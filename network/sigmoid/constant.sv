==> flow/design.v <==
module constant(output logic a2, a3, a4, a5,
                input logic clk, n_rst);
parameter OFFSET = 0;
int i = 0;
parameter CONST_LENGTH = 512;
logic [511:0] buffer_a2 = 511'b11011000010000100000111100101101001010101101011010000001000011001011000110100100101011011111001111100100010000110000010101101110111011010101110100111001100001001000110010001111010011011110001011001110101001001011110010011000111000011101101110111011101000011010001001110000000000011010101010010001101011011001000001101011100011110010111101010101011000011100100011110111010111110010110100010000000011111010101100110001110011101001011101010110011011001100101000101111001101111001010100110111100011111101010100000111;
logic [511:0] buffer_a3 = 511'b00001011100000100000000001100000000110010001110001001100000100000000101000000111101110010010100000100000010010110110111100111100010010001100100000011001010000000001101100011000001000100100010010001010110001101010001010101001101000000111100100010101001101001000001010010111100000010001011000000100110000000010000010010001011101100001001100010011111000001010000000010100000010010101001001000000000000111010100001000101000000010100110011000000011100000000010111100001000100100000100100100001010111010111000010000000;
logic [511:0] buffer_a4 = 511'b00000000010001000000010000010010110100000010000000101100010000111000000110100000000000000010100001101000010000001001000001000001000001000000000001011001000000000110001000001010100010000001000010001111000010000101001010011000010000000000010000100100000000010000000000001011001111100111010000011000001100000010111010001010100010000000000100000000000000000000101111000001000000100011001000010001000111000100001010000010000110000000000010000000011000100000000111000001001000100000011111110000010000010000000000101010;
logic [511:0] buffer_a5 = 511'b10001000100000110000001011000010100000001000010000100000001000010100100000000110000000100000100001000000100000000000001000000001101001000000011000100000001000001100001100010000011100100100100010000000000000000000000010000100001001010000000000000000000100100000000000001000000000000000101010110000001001001100000000011100000001000000001010100001000010011100000001000100001010000000010100000000001010000000001100100011001001010000000000000000001011000100000000100001000110000001000100000000000000100010000000000001;
assign a2 = buffer_a2[i];
assign a3 = buffer_a3[i];
assign a4 = buffer_a4[i];
assign a5 = buffer_a5[i];
always_ff @(posedge clk, negedge n_rst) begin
    if (~n_rst)
        i <= OFFSET;
    else
        i <= (i + 1) % 512;
end
endmodule
# Tool chain data of constant
# What the tools print for constant, step after step.
# Lines are those of the file above, counted from 1.
# Not given: n/a
[setup]
top = "constant"
clk_port = "clk"
lib = "sky130hd"
corner = "tt_025C_1v80"

# Elaborated design
# Source: Yosys, flattened and elaborated, memories not mapped. Widths are those after wreduce; folded enables and synchronous resets count as part of the registers. Registers that Yosys merges into a memory's read port (data or address) are not register bits. Print and check cells do not count. Equal cells are merged and count once.
[word_totals]
regBits = 10
input_bits = 2
out_inout_bits = 4
wordCells = 8
[classes]
n_addsub = 1
n_shift = 4
logic = 1
reduce_logical = 1
[op_table]
columns = ["op", "count"]
rows = [
  ["variable part select 512 x 10 -> 1 bit with constant A", 4],
  ["adder 10 x 2 -> 11 bit with constant B", 1],
  ["OR reduction 9 bit", 1],
  ["AND 1 bit", 1],
]

# Depth
# Longest topological path by Yosys (ltp), each cell counted once; first at word level (registers and memories cut), then after technology mapping (sequential cells cut; the memories' decode and read muxes count).
[depth]
depth_word = 3
ABC_AREA = 0
mapped_depth = 10
mapped_depth_nobuf = 6

# Mapped cells and area
# Yosys stat after the flow's synthesis: flattened, memories mapped to cells. It holds for the ABC_AREA given above (unset counts as 0); a run with the other value may have another netlist.
# The area totals of this step are shown rounded.
[by_type]
columns = ["type", "count", "area_total_um2"]
rows = [
  ["sky130_fd_sc_hd__dfrtp_1", 10, 250.24],
  ["sky130_fd_sc_hd__a21oi_1", 45, 225.216],
  ["sky130_fd_sc_hd__o21ai_0", 41, 205.197],
  ["sky130_fd_sc_hd__buf_2", 28, 140.134],
  ["sky130_fd_sc_hd__nand2b_1", 21, 131.376],
  ["sky130_fd_sc_hd__nand2_1", 31, 116.362],
  ["sky130_fd_sc_hd__nor2_1", 30, 112.608],
  ["sky130_fd_sc_hd__nor2b_1", 17, 106.352],
  ["sky130_fd_sc_hd__o22ai_1", 16, 100.096],
  ["sky130_fd_sc_hd__clkbuf_1", 24, 90.086],
  ["sky130_fd_sc_hd__a2111oi_0", 10, 87.584],
  ["sky130_fd_sc_hd__a31oi_1", 14, 87.584],
  ["sky130_fd_sc_hd__nand3_1", 17, 85.082],
  ["sky130_fd_sc_hd__a211oi_1", 11, 82.579],
  ["sky130_fd_sc_hd__buf_4", 11, 82.579],
  ["sky130_fd_sc_hd__o211ai_1", 11, 82.579],
  ["sky130_fd_sc_hd__xnor2_1", 9, 78.826],
  ["sky130_fd_sc_hd__o221ai_1", 7, 61.309],
]
# Not listed: further types 60, cells in them 174.
[synth_totals]
mapped_cells = 527
yosys_area_um2 = 3500
ffs = 10
n_buf = 68

# Worst setup path after synthesis
# Source: OpenSTA report_checks on the synthesized netlist (no wires, ideal clock, input and output delay 20% of the period each), path of least setup slack; recovery checks are left aside. Register names are those of the netlist, which keeps one name where synthesis merged equal registers.
[synth_timing]
path_type = "flip-flop to output port"
start = "reg i[0]"
end = "out a2"
period_ps = 2710
t_first_pin_ps = 0
arrival_time_ps = 1993
required_ps = 2168
path_slack_ps = 175
delay_ps = 1993
stages = 8
synth_period_reached_ps = 2535
# "delay_ps" is the arrival time less input delay plus setup time.
# A path that ends at an output port has no setup time.
# "stages": output pins that drive a net of the path, with the launching flip-flop's if there is one; two outputs of one cell count as two.
# "synth_period_reached_ps" = period - worst setup slack (recovery checks aside). The figure is calculated, with input and output delays left at 20% of the set period.
# Between the ends stands the longest chain of elaborated cells between them, by number of cells; it is not shown to be the way that was timed. Of several equally long chains one is given.
# A line is the first line of the expression or statement that the cell stems from. Yosys adds cells for indexed reads and writes and turns some case tables into memories.
[synth_between]
path_cell_list = "sky130_fd_sc_hd__dfrtp_1 sky130_fd_sc_hd__buf_6 sky130_fd_sc_hd__or3b_1 sky130_fd_sc_hd__a21oi_1 sky130_fd_sc_hd__a2111oi_0 sky130_fd_sc_hd__or3_1 sky130_fd_sc_hd__a311o_1 sky130_fd_sc_hd__a32o_1"
elab_chain_len = 1
[synth_rtl]
columns = ["item", "line_no", "text"]
rows = [
  ["start, declared", 4, "int i = 0;"],
  ["start, assigned", 16, "i <= OFFSET;"],
  ["start, assigned", 18, "i <= (i + 1) % 512;"],
  ["variable part select 512 x 10 -> 1 bit", 10, "assign a2 = buffer_a2[i];"],
  ["end, declared", 1, "module constant(output logic a2, a3, a4, a5,"],
]

# Worst path after layout
# Path of least setup slack in the final report of flow run A (OpenROAD, finished layout, wires in). Where an end is a register, its clock arrival counts in the times.
# The path's times are printed in steps of 10 ps; the period is the one set.
[layout_timing]
path_type = "flip-flop to output port"
start = "reg i[2]"
end = "out a5"
period_ps = 1890
t_first_pin_ps = 230
arrival_time_ps = 2580
required_ps = 1510
path_slack_ps = -1070
stages = 10
# Between the ends stands the longest chain of elaborated cells between them, by number of cells; it is not shown to be the way that was timed. Of several equally long chains one is given.
[layout_between]
path_cell_list = "sky130_fd_sc_hd__dfrtp_4 sky130_fd_sc_hd__buf_8 sky130_fd_sc_hd__nor2b_2 sky130_fd_sc_hd__buf_4 sky130_fd_sc_hd__a22oi_1 sky130_fd_sc_hd__o221ai_1 sky130_fd_sc_hd__a221o_1 sky130_fd_sc_hd__a31oi_2 sky130_fd_sc_hd__o32ai_4 sky130_fd_sc_hd__buf_2"
elab_chain_len = 1
[layout_rtl]
columns = ["item", "line_no", "text"]
rows = [
  ["start, declared", 4, "int i = 0;"],
  ["start, assigned", 16, "i <= OFFSET;"],
  ["start, assigned", 18, "i <= (i + 1) % 512;"],
  ["variable part select 512 x 10 -> 1 bit", 13, "assign a5 = buffer_a5[i];"],
  ["end, declared", 1, "module constant(output logic a2, a3, a4, a5,"],
]

# Stored flow runs of constant (2 of them; Yosys, OpenROAD, sky130hd). They differ in their settings and are not a sequence. Constraints: input delay and output delay 20% of the set period each, output load 0.01 pF.
# By "clock_period_reached_ps" is meant the clock period of the run minus its worst setup slack. This is arithmetic on one report: input and output delays are still those of the set period (20% each).
# "worst_path_ps" = time allowed to the worst setup path (clock period - input delay - output delay, where it has them) - its slack; a late launch clock adds to it, a late capture clock takes from it.
# "power_total_uw" is the tool's figure for a default switching activity; nothing was simulated.
# "worst_path_ps" is known to 10 ps.
# The results are shown rounded.

[[run]]
name = "flow run A"
[run.settings]
period_ns = 1.89
CORE_UTILIZATION = 45
SETUP_SLACK_MARGIN = -0.1
PLACE_DENSITY_LB_ADDON = 0.07
CAP_MARGIN = 20
SLEW_MARGIN = 25
MAX_ROUTING_LAYER = "met5"
CORE_MARGIN = 2
[run.results]
clock_period_reached_ps = 2962
worst_path_ps = 2580
path_kind = "flip-flop to output port"
power_total_uw = 439
synthArea_um2 = 3500
final_die_area_um2 = 8510
post_route_stdcell_area_um2 = 5480
timing.setup.tns_ps = -4090
final_setup_ws_ps = -1070
utilization_pct = 71.7

[[run]]
name = "flow run B"
[run.settings]
period_ns = 2.75
CORE_UTILIZATION = 58
PLACE_DENSITY_LB_ADDON = 0.14
CELL_PAD_IN_SITES_DETAIL_PLACEMENT = 2
ABC_AREA = 1
GPL_ROUTABILITY_DRIVEN = 1
SLEW_MARGIN = 10
MIN_ROUTING_LAYER = "met1"
MAX_ROUTING_LAYER = "met4"
CAP_MARGIN = 20
CORE_MARGIN = 2
[run.results]
outcome = "incomplete, placement halted on DPL-0033"
