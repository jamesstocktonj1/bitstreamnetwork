==> flow/design.v <==
module integrator(output int y,
                  input logic x, capture, clk, n_rst);
int count = 0;
logic increment, show, clear;
typedef enum logic [1:0] {IDLE, READING, OUTPUT} int_state;
int_state state, next_state = IDLE;
always_ff @(posedge clk, negedge n_rst) begin
    if(~n_rst)
        y <= 0;
    else if(show)
        y <= count;
end
always_ff @(posedge clk, negedge n_rst) begin
    if(~n_rst)
        count <= 0;
	else if(clear)
        count <= 0;
    else if(increment && x) begin
        count <= count + 1;
    end
end
always_ff @(posedge clk, negedge n_rst) begin
    if(~n_rst)
        state <= IDLE;
    else
        state <= next_state;
end
always_comb begin
    increment = 1'b0;
    show = 1'b0;
    clear = 1'b0;
    next_state = state;
    case(state)
        IDLE: begin
            clear = 1'b1;
            if(capture)
                next_state = READING;
            else
                next_state = IDLE;
        end
        READING: begin
            if(capture) begin
                increment = 1'b1;
                next_state = READING;
            end
            else begin
                show = 1'b1;
                next_state = OUTPUT;
            end
        end
        OUTPUT: begin
            next_state = IDLE;
        end
    endcase
end
endmodule
## Step by step through the tools: integrator

The steps from the RTL of integrator to its reports follow in flow order.
Line numbers count from 1 in the design file above.
Operators carry their Yosys type and port widths (W data, S select, Z words).
Library cell names are shortened.
Not given: n/a

| set-up | value |
|---|---|
| top module | integrator |
| clock | clk |
| standard-cell library | sky130hd |
| library corner | tt_025C_1v80 |

## Word level

Counts by Yosys on the flattened word-level netlist (proc, flatten, opt, wreduce; memories kept). Register bits leave out memories and registers merged into their read ports (data or address). Print and check cells are left out.

| word-level totals | value |
|---|---|
| flip-flop bits (word level) | 66 |
| bits in writable memories | 0 |
| memory cells | 0 |
| bits in latches | 0 |
| clocked read ports x word width | 0 |
| ROM bits | 0 |

| operators by class | value |
|---|---|
| multipliers | 0 |
| add/sub/neg operators | 1 |
| $lt $le $gt $ge | 0 |
| equal/unequal tests | 2 |
| bitwise gates (word level) | 0 |
| reduce/logical cells | 4 |
| multiplexer cells | 10 |
| divide/modulo/power cells | 0 |
| shifts and indexed selects | 0 |

Operators with widths:

| operator | count |
|---|---|
| $mux W32 | 2 |
| $add A32 B2 Y32 const B | 1 |
| $pmux W2 S3 | 1 |
| $mux W1 | 6 |
| $reduce_bool A3 Y1 | 1 |
| $eq A2 B1 Y1 const B | 1 |
| $eq A2 B2 Y1 const B | 1 |
| $logic_not A2 Y1 | 1 |
| $reduce_bool A2 Y1 | 1 |
| $mux W2 | 1 |
| $logic_and A1 B1 Y1 | 1 |

## Logic depth

Longest topological path by Yosys (ltp), each cell counted once; first at word level (registers and memories cut), then after technology mapping (sequential cells cut; the memories' decode and read muxes count).

| depth | value |
|---|---|
| depth in word-level cells | 5 |
| ABC_AREA | 0 |
| depth in mapped cells | 7 |
| mapped depth without buffers | 5 |

## After synthesis

Yosys stat after the flow's synthesis: flattened, memories mapped to cells. It holds for the ABC_AREA given above (unset counts as 0); a run with the other value may have another netlist.

| mapped netlist | value |
|---|---|
| area of sequential cells | 1,677.9 um2 |
| standard cells after synthesis | 266 |
| flip-flops | 67 |
| chip area (Yosys) | 2,996.6 um2 |

Cells by type:

| cell type | count | area in all (um2) |
|---|---|---|
| dfrtp_1 | 66 | 1.65E+03 |
| mux2_2 | 30 | 337.824 |
| or4_1 | 16 | 120.115 |
| a21oi_1 | 21 | 105.101 |
| o31ai_1 | 14 | 105.101 |
| nand4_1 | 10 | 62.56 |
| clkbuf_1 | 15 | 56.304 |
| o21ai_0 | 11 | 55.053 |
| nand3_1 | 10 | 50.048 |
| nor2_1 | 13 | 48.797 |
| nand2_1 | 12 | 45.043 |
| and4_1 | 5 | 43.792 |
| or3_1 | 7 | 43.792 |
| xnor2_1 | 4 | 35.034 |
| xor2_1 | 4 | 35.034 |
| dfstp_2 | 1 | 26.275 |
| inv_1 | 6 | 22.522 |
| and2_1 | 3 | 18.768 |

Other cell types: 12; their cells: 18.

## Timing after synthesis

OpenSTA on the mapped netlist: ideal clock, no wires. The path of least setup slack (recovery checks aside). Input and output delay are each 20% of the period. Register names are those of the netlist, which keeps one name where synthesis merged equal registers.

| timing path after synthesis | value |
|---|---|
| path type | input to register |
| start | input port x |
| end | register count[31] |
| period | 2.32 ns |
| delay of the path | 1.536 ns |
| buffers on the path | 1 |
| arrival | 1.875 ns |
| launch time at the first pin | 0.464 ns |
| input delay | 0.464 ns |
| path slack | 0.320 ns |
| stages | 5 |
| setup time | 0.125 ns |
| synthesis period reached | 2.0 ns |

"delay of the path" is the arrival time less input delay plus setup time.
"stages" counts driving pins, that of a launching flip-flop among them; a cell with two outputs on the path counts twice.
"synthesis period reached" = period - worst setup slack (recovery checks aside). The figure is calculated, with input and output delays left at 20% of the set period.
The rows between start and end are the longest chain of elaborated cells between them; the timing report does not say that the signal goes this way. Where chains are equally long, one stands for them.
A line is the first line of the expression or statement that the cell stems from. Yosys adds cells for indexed reads and writes and turns some case tables into memories.
A register here has more assigning lines than the two given.

| between the ends, after synthesis | value |
|---|---|
| cell sequence | nand3_2 or4_1 buf_2 nor4_1 mux2_2 |
| cells in the longest elaborated chain | 3 |

RTL lines, path after synthesis:

| what | RTL line | source |
|---|---|---|
| from (decl) | 2 | `input logic x, capture, clk, n_rst);` |
| $logic_and A1 B1 Y1 | 18 | `else if(increment && x) begin` |
| $mux W32 | 18 |  |
| $mux W32 | 16 | `else if(clear)` |
| to (assign) | 15 | `count <= 0;` |
| to (assign) | 19 | `count <= count + 1;` |
| to (decl) | 3 | `int count = 0;` |

## Path in the finished layout

Path of least setup slack in the final report of flow run A (OpenROAD, finished layout, wires in). Where an end is a register, its clock arrival counts in the times.

| timing path post-layout | value |
|---|---|
| path type | register to register |
| start | register count[5] |
| end | register count[17] |
| period | 1.3 ns |
| path slack | -0.64 ns |
| buffers on the path | 1 |
| stages | 6 |
| arrival | 2.21 ns |
| setup time | 0.07 ns |
| launch time at the first pin | 0.34 ns |

The rows between start and end are the longest chain of elaborated cells between them; the timing report does not say that the signal goes this way. Where chains are equally long, one stands for them.
A register here has more assigning lines than the two given.

| between the ends, post-layout | value |
|---|---|
| cell sequence | dfrtp_1 nand4_1 buf_6 or4_4 or4_4 a21oi_4 |
| cells in the longest elaborated chain | 3 |

RTL lines, path post-layout:

| what | RTL line | source |
|---|---|---|
| from (decl) | 3 | `int count = 0;` |
| from (assign) | 15 | `count <= 0;` |
| from (assign) | 19 | `count <= count + 1;` |
| $add A32 B2 Y32 | 19 |  |
| $mux W32 | 18 | `else if(increment && x) begin` |
| $mux W32 | 16 | `else if(clear)` |
| to (assign) | 15 |  |
| to (assign) | 19 |  |
| to (decl) | 3 |  |

==> runs of integrator <==
Flow measurements of integrator on sky130hd: 2 stored runs with different settings, listed in no order. Input and output delays are each 20% of the period that was set; the output load is 0.01 pF.
"clock period reached": clock period set for the run, less the worst setup slack. It is reckoned from that one timing run; input and output delays stay at 20% of the period that was set.
By "time on the worst setup path" is meant the share of the clock period that the worst setup path is allowed (20% is reserved at inputs, 20% at outputs), minus its slack. Clock arrival times at its registers enter into it.
"power" rests on the timing tool's default activity at the inputs, not on a simulated workload.
Settings: - = not set for that run.

| stored run | period_ns | CORE_UTILIZATION | PLACE_DENSITY_LB_ADDON | CORE_ASPECT_RATIO | CORE_MARGIN | CELL_PAD_IN_SITES_GLOBAL_PLACEMENT | TNS_END_PERCENT | GPL_ROUTABILITY_DRIVEN | MIN_ROUTING_LAYER | MAX_ROUTING_LAYER | CAP_MARGIN | SLEW_MARGIN | power (W) | time on the worst setup path (ns) | type of the worst setup path | clock period reached (ns) | final setup TNS (ns) | area of the die (um2) | smallest setup slack (ns) | standard-cell area after routing (um2) | chip area in the Yosys report (um2) | utilization (%) |
|---|---|---|---|---|---|---|---|---|---|---|---|---|---|---|---|---|---|---|---|---|---|---|
| flow run A | 1.3 | 36 | 0.27 | 0.52 | 10 | 0 | 25 | 0 | met2 | met4 | 20 | 20 | 0.005274 | 1.94 | register to register | 1.944 | -14.270 | 12,570.0 | -0.644 | 4,551.9 | 2,996.6 | 57.7 |
| flow run B | 1.92 | 56 | - | - | 2 | - | - | - | - | - | 20 | 20 | 0.002913 | 2.03 | register to register | 2.025 | -0.671 | 5,952.1 | -0.105 | 4,072.7 | 2,996.6 | 79.2 |
